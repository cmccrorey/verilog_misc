==> flow/design.v <==
`timescale 1ns / 1ps
module FIR #(parameter WI =2, WF= 6) (
    input clk,rst,rst2,
    input signed [WI+WF-1: 0] x,
    output signed [WI+WF-1:0] y   
    );
    wire OFV;
     localparam wi=WI,wf=WF,wio=4,wfo=12;
    localparam Awi=4,Awf=12,Awio=4,Awfo=12 ,Awio_2=2,Awfo_2=6;
    wire signed [wio+wfo-1: 0] xmult_1,xmult_2,xmult_3, Add_1;
    localparam signed [WI+WF-1:0] H0=8'b11101011, H1 =8'b00110011, H2 =8'b00011010;
          Fp_mult #(.WI0(wio),.WI1(wi),.WI2(wi),.WF0(wfo),.WF1(wf), .WF2(wf)) mu1(
.rst(rst2), .in1(x), .in2(H0),.out(xmult_1),.OFV(OFV));
          Fp_mult #(.WI0(wio),.WI1(wi),.WI2(wi),.WF0(wfo),.WF1(wf), .WF2(wf)) mu1_2( 
.rst(rst2), .in1(x_reg), .in2(H1),.out(xmult_2),.OFV(OFV));
          Fp_mult #(.WI0(wio),.WI1(wi),.WI2(wi),.WF0(wfo),.WF1(wf), .WF2(wf)) mu1_3( 
.rst(rst2), .in1(x_reg_2), .in2(H2),.out(xmult_3),.OFV(OFV));
fp_adder #(.WI0(Awio),.WI1(Awi),.WI2(Awi),.WF0(Awfo),.WF1(Awf), .WF2(Awf)) adder_1( 
.rst(rst2), .in1(xmult_1), .in2(xmult_2),.out(Add_1),.OFV(OFV));
fp_adder #(.WI0(Awio_2),.WI1(Awi),.WI2(Awi),.WF0(Awfo_2),.WF1(Awf),.WF2(Awf)) adder_2( 
.rst(rst2), .in1(Add_1), .in2(xmult_3),.out(y),.OFV(OFV));
    reg signed [WI+WF-1: 0] temp,x_reg, x_reg_2;
     always @(posedge clk) begin
     if(rst) begin
      x_reg <= 0;   
     x_reg_2 <= 0;  
      end
      else begin    
     x_reg <= x;   
     x_reg_2 <= x_reg;   
    end  
    end   
endmodule
`timescale 1ns / 1ps
module Fp_mult#(parameter WI1 =4 ,WF1 =4, WI2 =4 , WF2=4, WI0 =8 , WF0=8 )(
    input rst,   
    input signed [WI1+WF1-1:0] in1,
    input signed [WI2+WF2-1:0] in2,
    output reg signed [WI0+WF0-1:0] out,
    output reg OFV
    );
    reg signed [WI1+WI2+WF1+WF2-1:0] outT;  
    reg signed [WI0-1:0] Iwire0;
    reg  [WF0-1:0] Fwire0;   
    reg  signed [WI1+WI2-1:0] Iwire;
    reg  [WF1+WF2-1:0] Fwire;    
    always@* begin  
        OFV=0;
      outT = in1*in2;       
       if(rst) outT = 0;
       else   {Iwire,Fwire}= outT; 
         if(WF0 < (WF1 +WF2) ) begin
             Fwire0=  Fwire[WF1+WF2-1:(WF1 +WF2)-WF0];    
        end  
          if(WF0 > (WF1 +WF2) ) begin
            Fwire0=  {Fwire,{(WF0-(WF1+WF2)){1'b0}}};   
        end 
          if(WI0 < (WI1 +WI2) ) begin
        Iwire0 = Iwire; 
            if(Iwire0 != Iwire)    
            OFV =1'b1;
        end 
          if(WI0 > (WI1 +WI2) ) begin
        Iwire0 = {{(WI0-(WI1+WI2)){outT[WI1+WI2+WF1+WF2-1:0]}},Iwire};     
        end 
          if(WF0 == (WF1 +WF2) ) begin
            Fwire0=  Fwire;
        end 
          if(WI0 == (WI1 +WI2) ) begin
             Iwire0 = Iwire;                   
        end   
         out = {Iwire0,Fwire0[WF0-1:0]};
   end    
endmodule
`timescale 1ns / 1ps
module fp_adder #(parameter WI1 =8,WF1 =8, WI2 =8 , WF2=8, WI0 =8 , WF0=8 )(
    input rst,
    input signed [WI1+WF1-1:0] in1,
    input signed [WI2+WF2-1:0] in2,
    output reg signed [WI0+WF0-1:0] out,  
    output reg OFV
    );
    reg signed [( (WI1-WI2) > (WI2 - WI1) ? WI1 +1 : WI2 +1) + ( (WF1-WF2) > (WF2 - WF1) ? WF1 : WF2) -1 :0] in1T;    
    reg signed [( (WI1-WI2) > (WI2 - WI1) ? WI1 +1 : WI2 +1) + ( (WF1-WF2) > (WF2 - WF1) ? WF1 : WF2) -1 :0] in2T;   
    reg signed [( (WI1-WI2) > (WI2 - WI1) ? WI1 +1 : WI2 +1) + ( (WF1-WF2) > (WF2 - WF1) ? WF1 : WF2)  -1:0] outT;  
    reg        [WI0-1:0] Iwire0;      
    reg        [WF0-1:0] Fwire0;     
    reg         [( (WI1-WI2) > (WI2 - WI1) ? WI1 +1 : WI2 +1)-1:0] Iwire;   
    reg         [( (WI1-WI2) > (WI2 - WI1) ? WI1 +1 : WI2 +1)-WI0-1:0] tmp;   
    reg         [( (WF1-WF2) > (WF2 - WF1) ? WF1 : WF2)-1:0] Fwire;   
    always@* begin  
        OFV=0;
    if(WF1 < WF2) 
    in1T = in1 <<< (WF2-WF1);
    else  in1T = in1;
    if(WF2 < WF1) 
    in2T = in2 <<< (WF1-WF2);
    else  in2T = in2;
    outT = in1T +in2T;
   {Iwire,Fwire}= outT;    
    if(WI0 > (( (WI1-WI2) > (WI2 - WI1) ? WI1 +1 : WI2 +1))) begin                        
   Iwire0 = {{(WI0-(( (WI1-WI2) > (WI2 - WI1) ? WI1 +1 : WI2 +1))){outT[( (WI1-WI2) > (WI2 - WI1) ? WI1 +1 : WI2 +1) + ( (WF1-WF2) > (WF2 - WF1) ? WF1 : WF2) -1]}},Iwire};  
    end
    if(WF0 > (( (WF1-WF2) > (WF2 - WF1) ? WF1 : WF2) +1)) begin
   Fwire0=  {Fwire,{(WF0-(( (WF1-WF2) > (WF2 - WF1) ? WF1 : WF2) +1)){1'b0}}};
    end
    if(WI0 < (( (WI1-WI2) > (WI2 - WI1) ? WI1 +1 : WI2 +1) )) begin                          
          Iwire0 = {Iwire[( (WI1-WI2) > (WI2 - WI1) ? WI1 +1 : WI2 +1)-1],Iwire[WI0-1:0]};       
          tmp = {  Iwire[( (WI1-WI2) > (WI2 - WI1) ? WI1 +1 : WI2 +1)-1:(( (WI1-WI2) > (WI2 - WI1) ? WI1 +1 : WI2 +1)-WI0)]};
                    if((Iwire[( (WI1-WI2) > (WI2 - WI1) ? WI1 +1 : WI2 +1)-1] ==(&tmp)) || (~Iwire[( (WI1-WI2) > (WI2 - WI1) ? WI1 +1 : WI2 +1)-1]  ==(|tmp))) begin    
                    OFV= 1'b0;
                    end
                    else OFV =1'b1;
         end
    if(WF0 < (( (WF1-WF2) > (WF2 - WF1) ? WF1 : WF2) )) begin
   Fwire0=  Fwire[( (WF1-WF2) > (WF2 - WF1) ? WF1 : WF2)-1:(( (WF1-WF2) > (WF2 - WF1) ? WF1 : WF2))-WF0];   
    end
     if(WI0 == ( (WI1-WI2) > (WI2 - WI1) ? WI1 : WI2 ) ) begin
     Iwire0= Iwire[( (WI1-WI2) > (WI2 - WI1) ? WI1 +1 : WI2 +1)-2:0];  
                if((in1[WI1+WF1-1] ==in2[WI2 +WF2 -1] ==~out[WI0+WF0 -1]) || (~in1[WI1+WF1-1] ==~in2[WI2 +WF2 -1] ==out[WI0+WF0 -1]))    
                OFV= 1'b1;
                else OFV =1'b0;
      end
     if(WF0 == ( (WF1-WF2) > (WF2 - WF1) ? WF1 : WF2) ) begin
        Fwire0= Fwire;
      end
      if(WI0 == ( (WI1-WI2) > (WI2 - WI1) ? WI1 +1 : WI2 +1)) begin
       Iwire0= Iwire;
      end
      if(WF0 == ( (WF1-WF2) > (WF2 - WF1) ? WF1 : WF2) +1) begin    
      Fwire0= Fwire;
      end
   if(rst)       
   out = 0;      
   else  out = {Iwire0,Fwire0};
    end   
endmodule
# Reports on FIR

The steps from the RTL of FIR to its reports follow in flow order.
Line numbers count from 1 in the design file above.
Library cell names are shortened.
The mark - stands for no value.

Top: FIR
Clock: clk
Standard-cell library: sky130hd
Library corner: tt_025C_1v80

# After elaboration

Yosys after proc, flatten, opt, wreduce and memory -nomap, before mapping. Enables and synchronous resets that opt folds into registers are not counted as muxes. Memory bits, and registers merged into a memory's read port (data or address), are not among the register bits. Print and check cells are not counted. Equal cells are merged and count once.

Register bits: 16
Input port bits: 11
Output and inout port bits: 8

Add/sub/neg operators: 2
$mul: 3
Multiplexer cells: 2

Operators with widths:

| operator                                           | number |
| multiplier 8 x 7 -> 14 bit (second input constant) | 1 |
| multiplier 8 x 6 -> 14 bit (second input constant) | 1 |
| multiplier 8 x 5 -> 13 bit (second input constant) | 1 |
| adder 14 bit                                       | 2 |
| 2-to-1 mux 14 bit                                  | 1 |
| 2-to-1 mux 8 bit                                   | 1 |

# Longest topological paths

Longest topological path by Yosys (ltp), each cell counted once; first at word level (registers and memories cut), then after technology mapping (sequential cells cut; the memories' decode and read muxes count).

Depth after elaboration: 5
ABC_AREA: 0
Gate-level depth with buffers: 24
Mapped depth without buffers: 24

# Netlist

The flow's flattened synthesis, as Yosys stat reports it; memories are mapped. The netlist is that of the ABC_AREA named above (0 if unset); the other value can give another one.
The area totals of this step are shown rounded.

Cell types:

| cell type | number |
| ha_1      | 98 |
| fa_1      | 50 |
| inv_1     | 92 |
| dfxtp_1   | 16 |
| xnor2_1   | 30 |
| nor2_1    | 36 |
| a21oi_1   | 16 |
| xor2_1    | 8 |
| o21ai_0   | 13 |
| nor2b_1   | 10 |
| mux2i_1   | 4 |
| a21o_1    | 4 |
| o21a_1    | 4 |
| nand2b_1  | 4 |
| o21bai_1  | 3 |
| nor3_1    | 4 |
| a211oi_1  | 2 |
| a221oi_2  | 1 |

Other cell types: 14; their cells: 22.

Standard cells after synthesis: 417
Cell area after synthesis: 3910 µm²
Sequential part of the area: 320 µm²
Mapped flip-flops: 16
Buffer cells: 4

# Timing after synthesis

Source: OpenSTA report_checks on the synthesized netlist (no wires, ideal clock, input and output delay 20% of the period each), path of least setup slack; recovery checks are left aside. Register names are those of the netlist, which keeps one name where synthesis merged equal registers.

Path type: input to output
From: input x[0]
To: output y[7]
Clock period: 11200 ps
External input delay: 2240 ps
External output delay: 2240 ps
Arrival: 7516 ps
Required time: 8960 ps
Slack: 1444 ps
Delay of the path: 5276 ps
Stages: 21
Synthesis period reached: 9756 ps

"delay of the path" is the arrival time less input delay plus setup time.
A path that ends at an output port has no setup time.
"stages" counts driving pins, that of a launching flip-flop among them; a cell with two outputs on the path counts twice.
"synthesis period reached" is the clock period less the worst setup slack; recovery checks do not enter. This is arithmetic on one report: input and output delays are still those of the set period (20% each).
The rows between start and end are the longest chain of elaborated cells between them; the timing report does not say that the signal goes this way. Where chains are equally long, one stands for them.
Each line given opens the expression or statement behind the cell; cells for indexed reads and writes are added by Yosys, which also makes memories of some case tables.

Cell sequence: inv_1 -> fa_1 -> inv_1 -> fa_1 -> inv_1 -> fa_1 -> fa_1 -> fa_1 -> ha_1 -> a21oi_1 -> o21bai_1 -> a21oi_1 -> xor2_1 -> nor2_1 -> ha_1 -> or3_1 -> o22a_1 -> o21a_1 -> a221oi_2 -> xnor2_1 -> mux2_4
Cells in the longest elaborated chain: 5
Elaborated cells on any way between the ends: 5
RTL lines with such cells: 3
Those cells by class: 2 x add/sub; 1 x mul; 2 x mux

RTL lines, path post-synthesis:

| item                       | line | RTL |
| start, declared            | 4    | `input signed [WI+WF-1: 0] x,` |
| multiplier 8 x 6 -> 14 bit | 49   | `outT = in1*in2;` |
| adder 14 bit               | 99   | `outT = in1T +in2T;` |
| 2-to-1 mux 14 bit          | 133  | `if(rst)` |
| adder 14 bit               | 99   |  |
| 2-to-1 mux 8 bit           | 133  |  |
| end, declared              | 5    | `output signed [WI+WF-1:0] y` |

# Worst path after layout

Path of least setup slack in the final report of run 1 (OpenROAD, finished layout, wires in). Where an end is a register, its clock arrival counts in the times.
The report prints the path's times to 10 ps; the period is as set.

Path type: input to output
From: input x[0]
To: output y[7]
Clock period: 17100 ps
External input delay: 3420 ps
External output delay: 3420 ps
Arrival: 9980 ps
Required time: 13680 ps
Slack: 3700 ps
Stages: 23

The rows between start and end are the longest chain of elaborated cells between them; the timing report does not say that the signal goes this way. Where chains are equally long, one stands for them.

Cell sequence: clkdlybuf4s50_1 -> inv_1 -> fa_1 -> inv_1 -> fa_1 -> inv_1 -> fa_1 -> fa_1 -> fa_1 -> ha_1 -> a21oi_1 -> o21bai_1 -> a21oi_1 -> xor2_1 -> nor2_1 -> ha_1 -> or3_1 -> o22a_1 -> o21a_1 -> a221oi_2 -> xnor2_1 -> mux2_4 -> clkdlybuf4s50_1
Cells in the longest elaborated chain: 5
Elaborated cells on any way between the ends: 5
RTL lines with such cells: 3
Those cells by class: 2 x add/sub; 1 x mul; 2 x mux

RTL lines, path post-layout:

| item                       | line | RTL |
| start, declared            | 4    | `input signed [WI+WF-1: 0] x,` |
| multiplier 8 x 6 -> 14 bit | 49   | `outT = in1*in2;` |
| adder 14 bit               | 99   | `outT = in1T +in2T;` |
| 2-to-1 mux 14 bit          | 133  | `if(rst)` |
| adder 14 bit               | 99   |  |
| 2-to-1 mux 8 bit           | 133  |  |
| end, declared              | 5    | `output signed [WI+WF-1:0] y` |

--- measured runs ---
Measured data: module FIR, platform sky130hd, 2 stored runs of the flow under differing settings, order arbitrary. Input and output delays are each 20% of the period that was set; the output load is 0.01 pF.
"period reached": clock period set for the run, less the worst setup slack. It is reckoned from that one timing run; input and output delays stay at 20% of the period that was set.
Values from the reports are rounded here.
Settings: - = not set for that run.

| setting or result                         | run 1 | run 2  |
| period_ns                                 | 17.1  | 5.77   |
| CORE_UTILIZATION                          | 36    | 47     |
| SETUP_SLACK_MARGIN                        | 1.83  | -      |
| PLACE_DENSITY                             | 0.53  | -      |
| CELL_PAD_IN_SITES_GLOBAL_PLACEMENT        | 3     | -      |
| CTS_CLUSTER_DIAMETER                      | 355   | -      |
| SLEW_MARGIN                               | 30    | 20     |
| MAX_ROUTING_LAYER                         | met4  | -      |
| CAP_MARGIN                                | 20    | 20     |
| CORE_MARGIN                               | 2     | 3      |
| PLACE_DENSITY_LB_ADDON                    | -     | 0.2    |
| TNS_END_PERCENT                           | -     | 100    |
| GPL_TIMING_DRIVEN                         | -     | 1      |
| CTS_CLUSTER_SIZE                          | -     | 95     |
| MIN_ROUTING_LAYER                         | -     | met1   |
| Yosys chip area after synthesis (µm²)     | 3910  | 3910   |
| area of the die (µm²)                     | 11700 | 9450   |
| standard-cell area after layout (µm²)     | 4290  | 5170   |
| worst slack on setup checks (ps)          | 3700  | -1890  |
| total negative slack on setup checks (ps) | 0     | -11800 |
| period reached (ps)                       | 13400 | 7657   |
--- end ---
